==> flow/design.v <==
module lcd_id (
        input logic pclk,
        input logic rst_n,
        input logic write_lcd_i,
        input logic [31:0] lcd_addr_i,
        input logic [31:0] lcd_data_i,
        input logic refresh_i,
        input logic refresh_rs_i,
        input logic [31:0] buffer_data_i,
        input logic [31:0] buffer_addr_i,
        input logic data_valid,
        input logic [31:0] graph_size_i,
        input logic char_color_i,
        input logic char_rs_i,
        output logic write_ok,
        output logic we,   
        output logic wr,   
        output logic lcd_rs,
        output logic [15:0] data_o,
        output logic id_fm,
        output logic read_color_o,
        input logic busy,
        input logic write_color_ok,
        input logic cpu_work,
        output [31:0]debug_current_state,
        output [31:0]debug_next_state
    );
    enum int {
             IDLE,
             READ_ID,
             SCAN_INST,
             SCAN_DATA,
             SC_INST1,     
             SC_DATA1,
             SC_INST2,     
             SC_DATA2,
             EC_INST1,
             EC_DATA1,
             EC_INST2,
             EC_DATA2,
             SP_INST1,
             SP_DATA1,
             SP_INST2,
             SP_DATA2,
             EP_INST1,
             EP_DATA1,
             EP_INST2,
             EP_DATA2,
             COLOR_INST,
             COLOR_DATA,
             READ_COLOR,
             REFRESH,
             CHAR
         }
         current_state, next_state;
    logic [31:0] graph_size;
    logic [31:0] lcd_data;
    logic [31:0] lcd_addr;
    logic write_lcd;
    logic delay;   
    logic refresh;
    logic refresh_rs;
    logic char_rs;
    logic char_color;
    always_ff @(posedge pclk) begin 
        if (~rst_n||~cpu_work)
            delay <= 0;
        else if (current_state != next_state)
            delay <= 1;
        else
            delay <= 0;
    end
    always_ff @(posedge pclk) begin
        if (~rst_n||~cpu_work) begin
            lcd_data   <= 0;
            lcd_addr   <= 0;
            graph_size <= 0;
            refresh_rs<=0;
            char_rs<=0;
        end
        else if (write_lcd_i) begin
            lcd_data   <= lcd_data_i;
            lcd_addr   <= lcd_addr_i;
            graph_size <= graph_size_i;
            refresh_rs<=refresh_rs_i;
            char_rs<=char_rs_i;
        end
        else begin
            lcd_data   <= lcd_data;
            lcd_addr   <= lcd_addr;
            graph_size <= graph_size;
            refresh_rs<=refresh_rs;
            char_rs<=char_rs;
        end
    end
    always_ff @(posedge pclk) begin
        if (~rst_n||~cpu_work) begin
            write_lcd <= 0;
            refresh<=0;
            char_color<=0;
        end
        else begin
            write_lcd <= write_lcd_i;
            refresh<=refresh_i;
            char_color<=char_color_i;
        end
    end
    logic [7:0] opcode;
    assign opcode = lcd_data[31:24];
    logic [7:0] op1;
    assign op1 = lcd_data[23:16];
    logic [15:0] data;
    assign data = lcd_data[15:0];
    logic [7:0] coordinate_h;
    assign coordinate_h = lcd_data[15:8];   
    logic [7:0] coordinate_l;
    assign coordinate_l = lcd_data[7:0];   
    logic [31:0] draw_counter;
    always_ff @(posedge pclk) begin
        if (~rst_n||~cpu_work)
            draw_counter <= 0;
        else if (next_state == IDLE)
            draw_counter <= 0;
        else if (next_state == COLOR_DATA && write_color_ok)
            draw_counter <= draw_counter + 1;
        else
            draw_counter <= draw_counter;
    end
    always_ff @(posedge pclk) begin
        if (~rst_n||~cpu_work)
            current_state <= IDLE;
        else
            current_state <= next_state;
    end
    always_comb begin
        case (current_state)
            IDLE: begin
                if (write_lcd&&(~refresh)&&(~char_color)) begin
                    case (opcode)
                        8'hDA, 8'hDB, 8'hDC:
                            next_state = READ_ID;
                        8'h36:
                            next_state = SCAN_INST;
                        8'h2A: begin
                            if (op1 == 8'h00)
                                next_state = SC_INST1;
                            else if (op1 == 8'h02)
                                next_state = EC_INST1;
                            else
                                next_state = IDLE;
                        end
                        8'h2B: begin
                            if (op1 == 8'h00)
                                next_state = SP_INST1;
                            else if (op1 == 8'h02)
                                next_state = EP_INST1;
                            else
                                next_state = IDLE;
                        end
                        8'h2C:
                            next_state = COLOR_INST;
                        8'h2E:
                            next_state = READ_COLOR;
                        default:
                            next_state = IDLE;
                    endcase
                end
                else if(write_lcd&&refresh) begin
                    next_state=REFRESH;
                end
                else if(write_lcd&&char_color)
                    next_state=CHAR;
                else
                    next_state = IDLE;
            end
            READ_ID: begin
                if (busy || delay)
                    next_state = READ_ID;
                else
                    next_state = IDLE;
            end
            SCAN_INST: begin
                if (busy || delay)
                    next_state = SCAN_INST;
                else
                    next_state = SCAN_DATA;
            end
            SCAN_DATA: begin
                if (busy || delay)
                    next_state = SCAN_DATA;
                else
                    next_state = IDLE;
            end
            SC_INST1: begin
                if (busy || delay)
                    next_state = SC_INST1;
                else
                    next_state = SC_DATA1;
            end
            SC_DATA1: begin
                if (busy || delay)
                    next_state = SC_DATA1;
                else
                    next_state = SC_INST2;
            end
            SC_INST2: begin
                if (busy || delay)
                    next_state = SC_INST2;
                else
                    next_state = SC_DATA2;
            end
            SC_DATA2: begin
                if (busy || delay)
                    next_state = SC_DATA2;
                else
                    next_state = IDLE;
            end
            EC_INST1: begin
                if (busy || delay)
                    next_state = EC_INST1;
                else
                    next_state = EC_DATA1;
            end
            EC_DATA1: begin
                if (busy || delay)
                    next_state = EC_DATA1;
                else
                    next_state = EC_INST2;
            end
            EC_INST2: begin
                if (busy || delay)
                    next_state = EC_INST2;
                else
                    next_state = EC_DATA2;
            end
            EC_DATA2: begin
                if (busy || delay)
                    next_state = EC_DATA2;
                else
                    next_state = IDLE;
            end
            SP_INST1: begin
                if (busy || delay)
                    next_state = SP_INST1;
                else
                    next_state = SP_DATA1;
            end
            SP_DATA1: begin
                if (busy || delay)
                    next_state = SP_DATA1;
                else
                    next_state = SP_INST2;
            end
            SP_INST2: begin
                if (busy || delay)
                    next_state = SP_INST2;
                else
                    next_state = SP_DATA2;
            end
            SP_DATA2: begin
                if (busy || delay)
                    next_state = SP_DATA2;
                else
                    next_state = IDLE;
            end
            EP_INST1: begin
                if (busy || delay)
                    next_state = EP_INST1;
                else
                    next_state = EP_DATA1;
            end
            EP_DATA1: begin
                if (busy || delay)
                    next_state = EP_DATA1;
                else
                    next_state = EP_INST2;
            end
            EP_INST2: begin
                if (busy || delay)
                    next_state = EP_INST2;
                else
                    next_state = EP_DATA2;
            end
            EP_DATA2: begin
                if (busy || delay)
                    next_state = EP_DATA2;
                else
                    next_state = IDLE;
            end
            COLOR_INST: begin
                if (busy || delay)
                    next_state = COLOR_INST;
                else
                    next_state = COLOR_DATA;
            end
            COLOR_DATA: begin
                if (busy || delay)
                    next_state = COLOR_DATA;
                else if (draw_counter < graph_size)
                    next_state = COLOR_DATA;
                else
                    next_state = IDLE;
            end
            READ_COLOR: begin
                if (busy || delay)
                    next_state = READ_COLOR;
                else
                    next_state = IDLE;
            end
            REFRESH: begin
                if (busy || delay)
                    next_state = REFRESH;
                else
                    next_state = IDLE;
            end
            CHAR: begin
                if (busy || delay)
                    next_state = CHAR;
                else
                    next_state = IDLE;
            end
            default: begin
                next_state = IDLE;
            end
        endcase
    end
    always_ff @(posedge pclk) begin
        if (~rst_n||~cpu_work) begin
            write_ok <= 1;
            we <= 0;
            wr <= 0;
            lcd_rs <= 0;
            data_o <= 0;
            id_fm <= 0;
            read_color_o <= 0;
        end
        else begin
            case (next_state)
                IDLE: begin
                    write_ok <= 1;
                    we <= 0;
                    wr <= 0;
                    lcd_rs <= 0;
                    data_o <= 0;
                    id_fm <= 0;
                    read_color_o <= 0;
                end
                READ_ID: begin
                    write_ok <= 0;
                    we <= 1;
                    wr <= 0;
                    lcd_rs <= 0;
                    data_o <= {opcode, {8{1'b0}}};
                    id_fm <= 0;
                    read_color_o <= 0;
                end
                SCAN_INST: begin
                    write_ok <= 0;
                    we <= 1;
                    wr <= 1;
                    lcd_rs <= 0;
                    data_o <= {opcode, {8{1'b0}}};
                end
                SCAN_DATA: begin
                    write_ok <= 0;
                    we <= 1;
                    wr <= 1;
                    lcd_rs <= 1;
                    data_o <= data;
                end
                SC_INST1: begin
                    write_ok <= 0;
                    we <= 1;
                    wr <= 1;
                    lcd_rs <= 0;
                    data_o <= {opcode, {8{1'b0}}};
                end
                SC_DATA1: begin
                    write_ok <= 0;
                    we <= 1;
                    wr <= 1;
                    lcd_rs <= 1;
                    data_o <= {{8{1'b0}}, coordinate_h};
                end
                SC_INST2: begin
                    write_ok <= 0;
                    we <= 1;
                    wr <= 1;
                    lcd_rs <= 0;
                    data_o <= {opcode, {8'h01}};
                end
                SC_DATA2: begin
                    write_ok <= 0;
                    we <= 1;
                    wr <= 1;
                    lcd_rs <= 1;
                    data_o <= {{8'h00}, coordinate_l};
                end
                EC_INST1: begin
                    write_ok <= 0;
                    we <= 1;
                    wr <= 1;
                    lcd_rs <= 0;
                    data_o <= {opcode, {8'h02}};
                end
                EC_DATA1: begin
                    write_ok <= 0;
                    we <= 1;
                    wr <= 1;
                    lcd_rs <= 1;
                    data_o <= {{8{1'b0}}, coordinate_h};
                end
                EC_INST2: begin
                    write_ok <= 0;
                    we <= 1;
                    wr <= 1;
                    lcd_rs <= 0;
                    data_o <= {opcode, {8'h03}};
                end
                EC_DATA2: begin
                    write_ok <= 0;
                    we <= 1;
                    wr <= 1;
                    lcd_rs <= 1;
                    data_o <= {{8'h00}, coordinate_l};
                end
                SP_INST1: begin
                    write_ok <= 0;
                    we <= 1;
                    wr <= 1;
                    lcd_rs <= 0;
                    data_o <= {opcode, {8{1'b0}}};
                end
                SP_DATA1: begin
                    write_ok <= 0;
                    we <= 1;
                    wr <= 1;
                    lcd_rs <= 1;
                    data_o <= {{8{1'b0}}, coordinate_h};
                end
                SP_INST2: begin
                    write_ok <= 0;
                    we <= 1;
                    wr <= 1;
                    lcd_rs <= 0;
                    data_o <= {opcode, {8'h01}};
                end
                SP_DATA2: begin
                    write_ok <= 0;
                    we <= 1;
                    wr <= 1;
                    lcd_rs <= 1;
                    data_o <= {{8'h00}, coordinate_l};
                end
                EP_INST1: begin
                    write_ok <= 0;
                    we <= 1;
                    wr <= 1;
                    lcd_rs <= 0;
                    data_o <= {opcode, {8'h02}};
                end
                EP_DATA1: begin
                    write_ok <= 0;
                    we <= 1;
                    wr <= 1;
                    lcd_rs <= 1;
                    data_o <= {{8{1'b0}}, coordinate_h};
                end
                EP_INST2: begin
                    write_ok <= 0;
                    we <= 1;
                    wr <= 1;
                    lcd_rs <= 0;
                    data_o <= {opcode, {8'h03}};
                end
                EP_DATA2: begin
                    write_ok <= 0;
                    we <= 1;
                    wr <= 1;
                    lcd_rs <= 1;
                    data_o <= {{8'h00}, coordinate_l};
                end
                COLOR_INST: begin
                    write_ok <= 0;
                    we <= 1;
                    wr <= 1;
                    lcd_rs <= 0;
                    data_o <= {opcode, {8'h00}};
                end
                COLOR_DATA: begin
                    write_ok <= 0;
                    we <= 1;
                    wr <= 1;
                    lcd_rs <= 1;
                    data_o <= data;
                end
                READ_COLOR: begin
                    write_ok <= 0;
                    we <= 1;
                    wr <= 0;
                    lcd_rs <= 0;
                    data_o <= {opcode, {8'h00}};
                    id_fm <= 1;
                    read_color_o <= 1;
                end
                REFRESH: begin
                    write_ok <= 0;
                    we <= 1;
                    wr <= 1;
                    lcd_rs <= refresh_rs;
                    data_o <= lcd_data[15:0];
                end
                CHAR: begin
                    write_ok <= 0;
                    we <= 1;
                    wr <= 1;
                    lcd_rs <= char_rs;
                    data_o <= lcd_data[15:0];
                end
                default: begin
                    write_ok <= 1;
                    we <= 0;
                    wr <= 0;
                    lcd_rs <= 0;
                    data_o <= 0;
                    id_fm <= 0;
                    read_color_o <= 0;
                end
            endcase
        end
    end
    assign debug_current_state=current_state;
    assign debug_next_state=next_state;
endmodule
* Step by step through the tools: lcd_id
Tool output for the design above, in the order of the flow.
Line numbers count from 1 in the design file above.
Operators: Yosys type, input widths -> output width; for muxes data width and select width s.
Cell names lack the library's common part.
Not given: -
- Top module :: lcd_id
- Clock input :: pclk
- Cell library :: sky130hd
- Timing corner :: tt_025C_1v80

* Word level
Source: Yosys, flattened and elaborated, memories not mapped. Widths are those after wreduce. Registers that Yosys merges into a memory's read port (data or address) are not register bits. Print and check cells do not count.
- Register bits :: 155
- Latch bits :: 0
- Memory bits (writable) :: 0
- Bits in read-only memories :: 0
- Word width x clocked read ports :: 0
- Memory cells :: 0
- Input bits :: 171
- Output and inout port bits :: 86
- Add/subtract/negate cells :: 1
- Multipliers :: 0
- Div/mod/pow operators :: 0
- $lt $le $gt $ge :: 1
- Eq/ne operators :: 59
- Shift-type cells :: 0
- Muxes and demuxes :: 41
- Bitwise gates (word level) :: 4
- Reduce/logical cells :: 22
** Operator list (number)
- $eq 32x5->1 const B :: 18
- $eq 32x4->1 const B :: 16
- $eq 32x3->1 const B :: 8
- $eq 32x2->1 const B :: 4
- $pmux 5 s25 :: 1
- $pmux 16 s7 :: 1
- $eq 32x1->1 const B :: 2
- $logic_not 32->1 :: 2
- $mux 5 :: 11
- $eq 8x6->1 const B :: 5
- $add 32x1->32 const B :: 1
- $lt 32x32->1 :: 1
- $ne 32x32->1 :: 1
- $eq 32x6->1 const B :: 1
- $pmux 5 s6 :: 1
- $reduce_or 24->1 :: 1
- $eq 8x8->1 const B :: 3
- $reduce_or 22->1 :: 1
- $mux 4 :: 4
- $mux 1 :: 15
- $reduce_or 4->1 :: 3
- $reduce_or 10->1 :: 1
- $mux 2 :: 5
- $reduce_or 2->1 :: 4
- $eq 8x2->1 const B :: 1
- $logic_not 8->1 :: 1
- $reduce_or 6->1 :: 1
- $logic_and 1x1->1 :: 5
Other operator kinds: 6; their cells: 10.

* Depth
Depth = most cells in a row (Yosys ltp): at word level without a register or memory, in the mapped netlist without a sequential cell, where the memories' decode and read muxes count.
- Word-level depth :: 9
- ABC_AREA :: 0
- Mapped depth :: 13
- Depth with buffers taken out :: 11

* Netlist
Yosys stat after the flow's synthesis: flattened, memories mapped to cells. It holds for the ABC_AREA given above (unset counts as 0); a run with the other value may have another netlist.
Totals and module areas in this step are rounded.
** Cell types
- dfxtp_1 :: number 128, area in all 2.56E+03 sq um
- mux2i_1 :: number 76, area in all 760.73 sq um
- buf_4 :: number 58, area in all 435.418 sq um
- ha_1 :: number 32, area in all 400.384 sq um
- nor2_1 :: number 90, area in all 337.824 sq um
- a21oi_1 :: number 37, area in all 185.178 sq um
- inv_1 :: number 48, area in all 180.173 sq um
- nand2_1 :: number 45, area in all 168.912 sq um
- o31ai_1 :: number 21, area in all 157.651 sq um
- or4_1 :: number 20, area in all 150.144 sq um
- nand4_1 :: number 21, area in all 131.376 sq um
- nand2b_1 :: number 15, area in all 93.84 sq um
- a32o_1 :: number 8, area in all 80.077 sq um
- and3_1 :: number 12, area in all 75.072 sq um
- nand3_1 :: number 15, area in all 75.072 sq um
- nor3_1 :: number 14, area in all 70.067 sq um
- nor4_1 :: number 11, area in all 68.816 sq um
- o21ai_0 :: number 13, area in all 65.062 sq um
Other cell types: 60; their cells: 139.
- Standard cells after synthesis :: 803
- Cell area after synthesis :: 7060 sq um
- Flip-flops :: 128
- Buffer cells :: 93

* Worst setup path after synthesis
Path of least setup slack by OpenSTA after synthesis, without wires, with an ideal clock, recovery checks aside; 20% of the period is set as input and as output delay. Where synthesis merged equal registers, the netlist keeps one of their names.
- Path type :: reg2out
- Start :: register graph_size[11]
- End :: output debug_next_state[0]
- Clock period :: 3550 ps
- External output delay :: 710 ps
- Time at the first pin :: 0 ps
- Data arrival time :: 2012 ps
- Data required time :: 2840 ps
- Slack :: 828 ps
- Delay of the path :: 2012 ps
- Stages :: 10
- Path buffers :: 0
- Synthesis period reached :: 2722 ps
"delay of the path" is the arrival time less input delay plus setup time.
At an output port there is no setup time.
"stages" counts driving pins, that of a launching flip-flop among them; a cell with two outputs on the path counts twice.
"synthesis period reached" is the clock period less the worst setup slack; recovery checks do not enter. This is arithmetic on one report: input and output delays are still those of the set period (20% each).
The rows between start and end are the longest chain of elaborated cells between them; the timing report does not say that the signal goes this way. Where chains are equally long, one stands for them.
A line is the first line of the expression or statement that the cell stems from. Yosys adds cells for indexed reads and writes and turns some case tables into memories.
At most two assigning lines are given for a register; there are more.
- Cell sequence :: dfxtp_1 > inv_1 > ha_1 > a21oi_1 > o21ai_1 > a2111o_1 > a31o_2 > a31oi_4 > nor2_1 > clkinv_1
- Length of the longest elaborated chain :: 4
** RTL lines, path post-synthesis
- start: declaration :: RTL line 56 : logic [31:0] graph_size;
- start: assignment :: RTL line 84 : graph_size <= graph_size_i;
- start: assignment :: RTL line 91 : graph_size <= graph_size;
- $lt 32x32->1 :: RTL line 299 : else if (draw_counter < graph_size)
- $mux 5 :: RTL line 299
- $mux 5 :: RTL line 297 : if (busy || delay)
- $pmux 5 s25 :: RTL line 136 : case (current_state)
- end: declaration :: RTL line 26 : output [31:0]debug_next_state

* Timing after layout
Path of least setup slack in the final report of flow run A (OpenROAD, finished layout, wires in). Where an end is a register, its clock arrival counts in the times.
The path's times are printed in steps of 10 ps; the period is the one set.
- Path type :: in2out
- Start :: input busy
- End :: output debug_next_state[1]
- Clock period :: 3940 ps
- External output delay :: 790 ps
- Time at the first pin :: 790 ps
- Data arrival time :: 2560 ps
- Data required time :: 3150 ps
- Slack :: 600 ps
- Stages :: 9
- Path buffers :: 4
The rows between start and end are the longest chain of elaborated cells between them; the timing report does not say that the signal goes this way. Where chains are equally long, one stands for them.
- Cell sequence :: clkdlybuf4s50_1 > buf_4 > nor3b_4 > buf_4 > nor2_1 > o22ai_1 > o21a_2 > clkinv_4 > dlygate4sd2_1
- Length of the longest elaborated chain :: 3
** RTL lines, path after layout
- start: declaration :: RTL line 22 : input logic busy,
- $logic_or 1x1->1 :: RTL line 317 : if (busy || delay)
- $mux 5 :: RTL line 317
- $pmux 5 s25 :: RTL line 136 : case (current_state)
- end: declaration :: RTL line 26 : output [31:0]debug_next_state

Wiki page: lcd_id / flow data

Measured results for lcd_id: 2 stored runs of the Yosys and OpenROAD flow on sky130hd. The settings differ; the order carries no meaning. The constraints put input and output delay at 20% of the set period each and load the outputs with 0.01 pF.
"achieved period": clock period set for the run, less the worst setup slack. It is reckoned from that one timing run; input and output delays stay at 20% of the period that was set.
"critical path time": the worst setup path's part of the clock period (all of it between registers, 20% less for each end at a port) less its slack. A launch clock that arrives late makes it longer, a capture clock that arrives late makes it shorter.
"critical path time" is known to 10 ps.
The results are shown rounded.

* Flow run A
** Files
==> flow/run.sh <==
#!/bin/bash
# the make line also repeats the synthesis and layout settings of config.mk as NAME=value (left out here)
make -C /OpenROAD-flow-scripts/flow DESIGN_CONFIG=/design/flow/config.mk WORK_HOME=/design/flow/orfs CLKGATE_MAP_FILE= finish
==> flow/config.mk <==
export PLATFORM = sky130hd
export DESIGN_NAME = lcd_id
export DESIGN_NICKNAME = lcd_id
export VERILOG_FILES = /design/flow/design.v
export SDC_FILE = /design/flow/constraint.sdc
export NUM_CORES = 4
export LEC_CHECK = 0
export ABC_AREA = 0
export CAP_MARGIN = 20
export CELL_PAD_IN_SITES_DETAIL_PLACEMENT = 0
export CELL_PAD_IN_SITES_GLOBAL_PLACEMENT = 2
export CORE_ASPECT_RATIO = 0.79
export CORE_MARGIN = 6
export CORE_UTILIZATION = 28
export GPL_TIMING_DRIVEN = 1
export SETUP_SLACK_MARGIN = 0.52
export SLEW_MARGIN = 20
==> flow/constraint.sdc <==
create_clock -name core_clock -period 3.94 [get_ports {pclk}]
set_input_delay 0.7880 -clock core_clock [delete_from_list [all_inputs] [get_ports {pclk}]]
set_output_delay 0.7880 -clock core_clock [all_outputs]
set_load 0.01 [all_outputs]
** Results
- Setup TNS :: 0 ps
- Standard-cell area after layout :: 9200 sq um
- Achieved period :: 3343 ps
- Setup slack of the worst path :: 597 ps
- Critical path time :: 1770 ps
- Kind of the worst setup path :: in2out
- Total die area :: 29200 sq um
- Mapped cell area after synthesis :: 7060 sq um
- Utilization after routing :: 37.3 %
- Lowest hold slack :: 462 ps

* Flow run B
** Files
==> flow/run.sh <==
#!/bin/bash
# the make line also repeats the synthesis and layout settings of config.mk as NAME=value (left out here)
make -C /OpenROAD-flow-scripts/flow DESIGN_CONFIG=/design/flow/config.mk WORK_HOME=/design/flow/orfs CLKGATE_MAP_FILE= finish
==> flow/config.mk <==
export PLATFORM = sky130hd
export DESIGN_NAME = lcd_id
export DESIGN_NICKNAME = lcd_id
export VERILOG_FILES = /design/flow/design.v
export SDC_FILE = /design/flow/constraint.sdc
export NUM_CORES = 4
export LEC_CHECK = 0
export CAP_MARGIN = 35
export CORE_MARGIN = 8
export CORE_UTILIZATION = 26
export GPL_TIMING_DRIVEN = 1
export HOLD_SLACK_MARGIN = 0.23
export PLACE_DENSITY_LB_ADDON = 0.0
export SETUP_SLACK_MARGIN = 0.19
export SLEW_MARGIN = 20
export TNS_END_PERCENT = 65
==> flow/constraint.sdc <==
create_clock -name core_clock -period 3.69 [get_ports {pclk}]
set_input_delay 0.7380 -clock core_clock [delete_from_list [all_inputs] [get_ports {pclk}]]
set_output_delay 0.7380 -clock core_clock [all_outputs]
set_load 0.01 [all_outputs]
** Results
- Total die area :: 32700 sq um
- Standard-cell area after layout :: 9050 sq um
- Setup TNS :: 0 ps
- Achieved period :: 3461 ps
- Setup slack of the worst path :: 229 ps
- Mapped cell area after synthesis :: 7060 sq um
- Lowest hold slack :: 470 ps
- Utilization after routing :: 33.8 %
- Critical path time :: 1990 ps
- Kind of the worst setup path :: in2out
