==> flow/design.v <==
module lcd_core (
        input logic pclk,
        input logic rst_n,
        input logic init_finish,
        output logic init_main,
        output logic [31:0]touch_reg,
        output logic cpu_work, 
        output logic cpu_draw, 
        input   logic touch_flag, 
        input   logic release_flag,  
        input   logic [31:0] coordinate,   
        output  logic enable 
    );
    logic [15:0] cx;
    assign cx= {coordinate[23:16],coordinate[31:24]};
    logic [15:0] cy;
    assign cy= {coordinate[7:0],coordinate[15:8]};
    assign touch_reg={release_flag|touch_flag,{11{1'b0}},cx[9:0],cy[9:0]}; 
    logic touch_valid;
    logic [31:0]count;
    always_ff @(posedge pclk) begin
        if(~rst_n)
            touch_valid<=1;
        else if(release_flag)
            touch_valid<=0;
        else if(count>=32'd1000_0000)
            touch_valid<=1;
        else
            touch_valid<=touch_valid;
    end
    logic flag;
    assign flag=(count>=32'd1000_0000)?1:0;
    always_ff @(posedge pclk) begin
        if(~rst_n)
            count<=0;
        else if(touch_valid||flag)
            count<=0;
        else if(touch_valid==0)
            count<=count+1;
        else
            count<=count;
    end
    enum int{
             IDLE,
             INITIAL,
             MAIN,
             GAME
         } core_state;
    always_ff @(posedge pclk) begin
        if(~rst_n) begin
            enable<=0;
            init_main<=0;
            core_state<=IDLE;
            cpu_draw<=0;
            cpu_work<=0;
        end
        else begin
            case(core_state)
                IDLE: begin
                    core_state<=INITIAL;
                    enable<=0;
                    init_main<=0;
                    cpu_draw<=0;
                    cpu_work<=0;
                end
                INITIAL: begin
                    if(init_finish) begin
                        enable<=1;
                        core_state<=MAIN;
                        cpu_work<=1;
                    end
                    cpu_draw<=0;
                    init_main<=0;
                end
                MAIN: begin
                    if(touch_valid&&release_flag&&cx>=16'h3C&&cx<=16'hD1&&cy>=16'h46&&cy<=16'h171) begin
                        core_state<=GAME;
                        cpu_draw<=1;
                        init_main<=0;
                    end
                    else if(touch_valid&&release_flag&&cx>=16'h10E&&cx<=16'h1A3&&cy>=16'h46&&cy<=16'h171) begin
                        core_state<=INITIAL;
                        cpu_draw<=0;
                        init_main<=1; 
                    end
                    else if(touch_valid&&release_flag&&cx>=16'h3C&&cx<=16'hD1&&cy>=16'h1AE&&cy<=16'h2D9) begin
                        core_state<=GAME;
                        cpu_draw<=1;
                        init_main<=0;
                    end
                    else if(touch_valid&&release_flag&&cx>=16'h10E&&cx<=16'h1A3&&cy>=16'h1AE&&cy<=16'h2D9) begin
                        core_state<=GAME;
                        cpu_draw<=1;
                        init_main<=0;
                    end
                end
                GAME: begin
                    if(touch_valid&&release_flag&&cx>=16'h28&&cx<=16'h1B7&&cy>=16'h28&&cy<=16'h2f7) begin
                        core_state<=INITIAL;
                        init_main<=1;
                        cpu_draw<=0;
                        cpu_work<=0;
                    end
                    else begin
                        core_state<=core_state;
                        init_main<=0;
                    end
                end
                default: begin
                    enable<=0;
                    init_main<=0;
                    core_state<=IDLE;
                    cpu_draw<=0;
                    cpu_work<=0;
                end
            endcase
        end
    end
endmodule
# Step by step through the tools: lcd_core
# The steps from the RTL of lcd_core to its reports follow in flow order.
# Line numbers count from 1 in the design file above.
# The mark -- stands for no value.
[setup]
top = "lcd_core"
clock = "pclk"
lib = "sky130hd"
pvt_corner = "tt_025C_1v80"

# Word-level counts
# Yosys after proc, flatten, opt, wreduce and memory -nomap, before mapping. Memory bits, and registers merged into a memory's read port (data or address), are not among the register bits. Print and check cells are not counted. Equal cells are merged and count once.
[bits]
reg_bits = 69
output_inout_bits = 36
elab_cells = 82
[op_classes]
addsub = 1
n_cmp = 13
n_eq = 6
n_mux = 25
n_logic = 4
reduce_logical = 26
[op_table]
columns = ["operator", "count"]
rows = [
  ["32-bit two-way mux", 6],
  ["32-bit case mux with 4-bit select", 1],
  ["32-bit by 2-bit == test with 1-bit output with constant B", 2],
  ["16-bit by 6-bit greater-or-equal comparator with 1-bit output with constant B", 3],
  ["16-bit by 9-bit less-or-equal comparator with 1-bit output with constant B", 3],
  ["16-bit by 10-bit less-or-equal comparator with 1-bit output with constant B", 2],
  ["16-bit by 9-bit greater-or-equal comparator with 1-bit output with constant B", 2],
  ["32-bit by 1-bit adder with 32-bit output with constant B", 1],
  ["32-bit by 1-bit == test with 1-bit output with constant B", 1],
  ["32-bit by 24-bit greater-or-equal comparator with 1-bit output with constant B", 1],
  ["32-bit zero test", 1],
  ["1-bit logical AND", 17],
  ["16-bit by 7-bit greater-or-equal comparator with 1-bit output with constant B", 1],
  ["16-bit by 8-bit less-or-equal comparator with 1-bit output with constant B", 1],
  ["1-bit two-way mux", 14],
  ["3-bit AND reduction", 2],
  ["1-bit case mux with 2-bit select", 3],
  ["5-bit != test with constant B", 1],
  ["2-bit != test with constant B", 2],
  ["2-bit AND reduction", 2],
  ["2-bit OR reduction", 2],
  ["1-bit inverter", 3],
  ["1-bit case mux with 3-bit select", 1],
  ["2-bit nonzero test", 1],
  ["1-bit OR", 1],
  ["1-bit logical OR", 1],
]

# Depth
# Yosys ltp: most cells in a row. Word level: on the elaborated netlist, between registers, memories and ports. Mapped: between sequential cells and ports; inverters and the memories' decode and read muxes count.
[depth]
ltp_word = 10
ABC_AREA = 0
depth_mapped = 7
depth_no_buf = 6

# Mapped cells and area
# Yosys stat after the flow's synthesis: flattened, memories mapped to cells. It holds for the ABC_AREA given above (unset counts as 0); a run with the other value may have another netlist.
[by_type]
columns = ["type", "count", "area_total_um2"]
rows = [
  ["sky130_fd_sc_hd__dfxtp_1", 41, 820.787],
  ["sky130_fd_sc_hd__buf_4", 32, 240.23],
  ["sky130_fd_sc_hd__xor2_1", 15, 131.376],
  ["sky130_fd_sc_hd__nor2_2", 17, 106.352],
  ["sky130_fd_sc_hd__nor2_1", 23, 86.333],
  ["sky130_fd_sc_hd__nand3_1", 13, 65.062],
  ["sky130_fd_sc_hd__nand2_1", 16, 60.058],
  ["sky130_fd_sc_hd__xnor2_1", 6, 52.55],
  ["sky130_fd_sc_hd__and3_1", 7, 43.792],
  ["sky130_fd_sc_hd__nor3_1", 8, 40.038],
  ["sky130_fd_sc_hd__and4_1", 4, 35.034],
  ["sky130_fd_sc_hd__nor4_1", 5, 31.28],
  ["sky130_fd_sc_hd__a2111oi_4", 1, 27.526],
  ["sky130_fd_sc_hd__a31o_2", 3, 26.275],
  ["sky130_fd_sc_hd__o31a_1", 3, 26.275],
  ["sky130_fd_sc_hd__a31oi_1", 4, 25.024],
  ["sky130_fd_sc_hd__ha_1", 2, 25.024],
  ["sky130_fd_sc_hd__nand4_1", 4, 25.024],
]
# Other cell types: 34; their cells: 54.
[mapped]
cells = 258
synth_area_um2 = 2316.0
flip_flops = 41
buffers = 37

# Worst setup path after synthesis
# Path of least setup slack by OpenSTA after synthesis, without wires, with an ideal clock, recovery checks aside; 20% of the period is set as input and as output delay. Where synthesis merged equal registers, the netlist keeps one of their names.
[synth_timing]
path_type = "input -> register"
startpoint = "input coordinate[13]"
endpoint = "register cpu_work"
period_ns = 3.5
input_delay_ns = 0.700
setup_ns = 0.115
launch_ns = 0.700
arrival_ns = 1.917
t_required_ns = 3.385
setup_slack_ns = 1.469
path_delay_ns = 1.332
stages = 7
n_path_buf = 1
period_less_setup_slack_ns = 2.031
# "path_delay_ns" is the arrival time less input delay plus setup time.
# "stages": output pins that drive a net of the path, with the launching flip-flop's if there is one; two outputs of one cell count as two.
# "period_less_setup_slack_ns" is the clock period less the worst setup slack; recovery checks do not enter. This is arithmetic on one report: input and output delays are still those of the set period (20% each).
# Between the ends stands the longest chain of elaborated cells between them, by number of cells; it is not shown to be the way that was timed. Of several equally long chains one is given.
# A line is the first line of the expression or statement that the cell stems from. Yosys adds cells for indexed reads and writes and turns some case tables into memories.
# A register here has more assigning lines than the two given.
[synth_between]
cell_sequence = "sky130_fd_sc_hd__buf_4 sky130_fd_sc_hd__o21ai_0 sky130_fd_sc_hd__a32o_1 sky130_fd_sc_hd__a2111oi_4 sky130_fd_sc_hd__nor2_2 sky130_fd_sc_hd__o31a_1 sky130_fd_sc_hd__o21a_1"
elab_chain_cells = 5
cells_between = 8
cone_lines = 2
classes_between = "compare (2); eq/ne (1); mux (2); reduce/logical (3)"
[synth_lines]
columns = ["item", "line", "text"]
rows = [
  ["start, declared", 11, "input   logic [31:0] coordinate,"],
  ["16-bit by 6-bit greater-or-equal comparator with 1-bit output", 98, "if(touch_valid&&release_flag&&cx>=16'h28&&cx<=16'h1B7&&cy>=16'h28&&cy<=16'h2f7) begin"],
  ["1-bit logical AND x2", 98, ""],
  ["1-bit two-way mux", 98, ""],
  ["1-bit case mux with 3-bit select", 58, "case(core_state)"],
  ["end, assigned", 55, "cpu_work<=0;"],
  ["end, assigned", 64, "cpu_work<=0;"],
  ["end, declared", 7, "output logic cpu_work,"],
]

# Path in the finished layout
# From the final timing report of flow run 1: the path of least setup slack in the routed layout; clock arrival at registers is part of the times.
[layout_timing]
path_type = "input -> output"
startpoint = "input coordinate[10]"
endpoint = "output touch_reg[2]"
period_ns = 2.09
input_delay_ns = 0.42
launch_ns = 0.42
arrival_ns = 1.61
t_required_ns = 1.67
setup_slack_ns = 0.07
stages = 3
n_path_buf = 3
[layout_between]
cell_sequence = "sky130_fd_sc_hd__clkdlybuf4s50_1 sky130_fd_sc_hd__buf_4 sky130_fd_sc_hd__clkdlybuf4s50_1"
elab_chain_cells = 0
cells_between = 0
cone_lines = 0
[layout_lines]
columns = ["item", "line", "text"]
rows = [
  ["start, declared", 11, "input   logic [31:0] coordinate,"],
  ["end, declared", 6, "output logic [31:0]touch_reg,"],
]

# Design lcd_core on sky130hd. What follows are 2 stored runs of the flow, each under its own settings; their order means nothing. The constraints put input and output delay at 20% of the set period each and load the outputs with 0.01 pF.
# "achieved_period_ns" means the clock period less the worst setup slack. The figure is calculated, with input and output delays left at 20% of the set period.
# "worst_path_ns": the worst setup path's part of the clock period (all of it between registers, 20% less for each end at a port) less its slack. A launch clock that arrives late makes it longer, a capture clock that arrives late makes it shorter.
# "final_power_uw" rests on the timing tool's default activity at the inputs, not on a simulated workload.

[[run]]
name = "flow run 1"
[run.settings]
period_ns = 2.09
CORE_UTILIZATION = 17
CAP_MARGIN = 20
CORE_MARGIN = 2
SLEW_MARGIN = 20
[run.results]
yosys.chip_area_um2 = 2316.0
design_die_area_um2 = 14573.3
layout_stdcell_area_um2 = 3261.9
timing.setup.ws_ns = 0.067
setupTns_ns = 0.000
holdWs_ns = 0.452
final_power_uw = 1740
achieved_period_ns = 2.023
worst_path_ns = 1.19
critical_path_kind = "input -> output"

[[run]]
name = "flow run 2"
[run.settings]
period_ns = 3.13
CORE_UTILIZATION = 53
SETUP_SLACK_MARGIN = 0.67
PLACE_DENSITY_LB_ADDON = 0.09
TNS_END_PERCENT = 95
ABC_AREA = 0
GPL_TIMING_DRIVEN = 0
CAP_MARGIN = 35
CORE_MARGIN = 2
SLEW_MARGIN = 20
[run.results]
yosys.chip_area_um2 = 2316.0
design_die_area_um2 = 4914.7
layout_stdcell_area_um2 = 3098.0
timing.setup.ws_ns = 0.686
setupTns_ns = 0.000
holdWs_ns = 0.458
final_power_uw = 1033
achieved_period_ns = 2.444
worst_path_ns = 1.19
critical_path_kind = "input -> output"
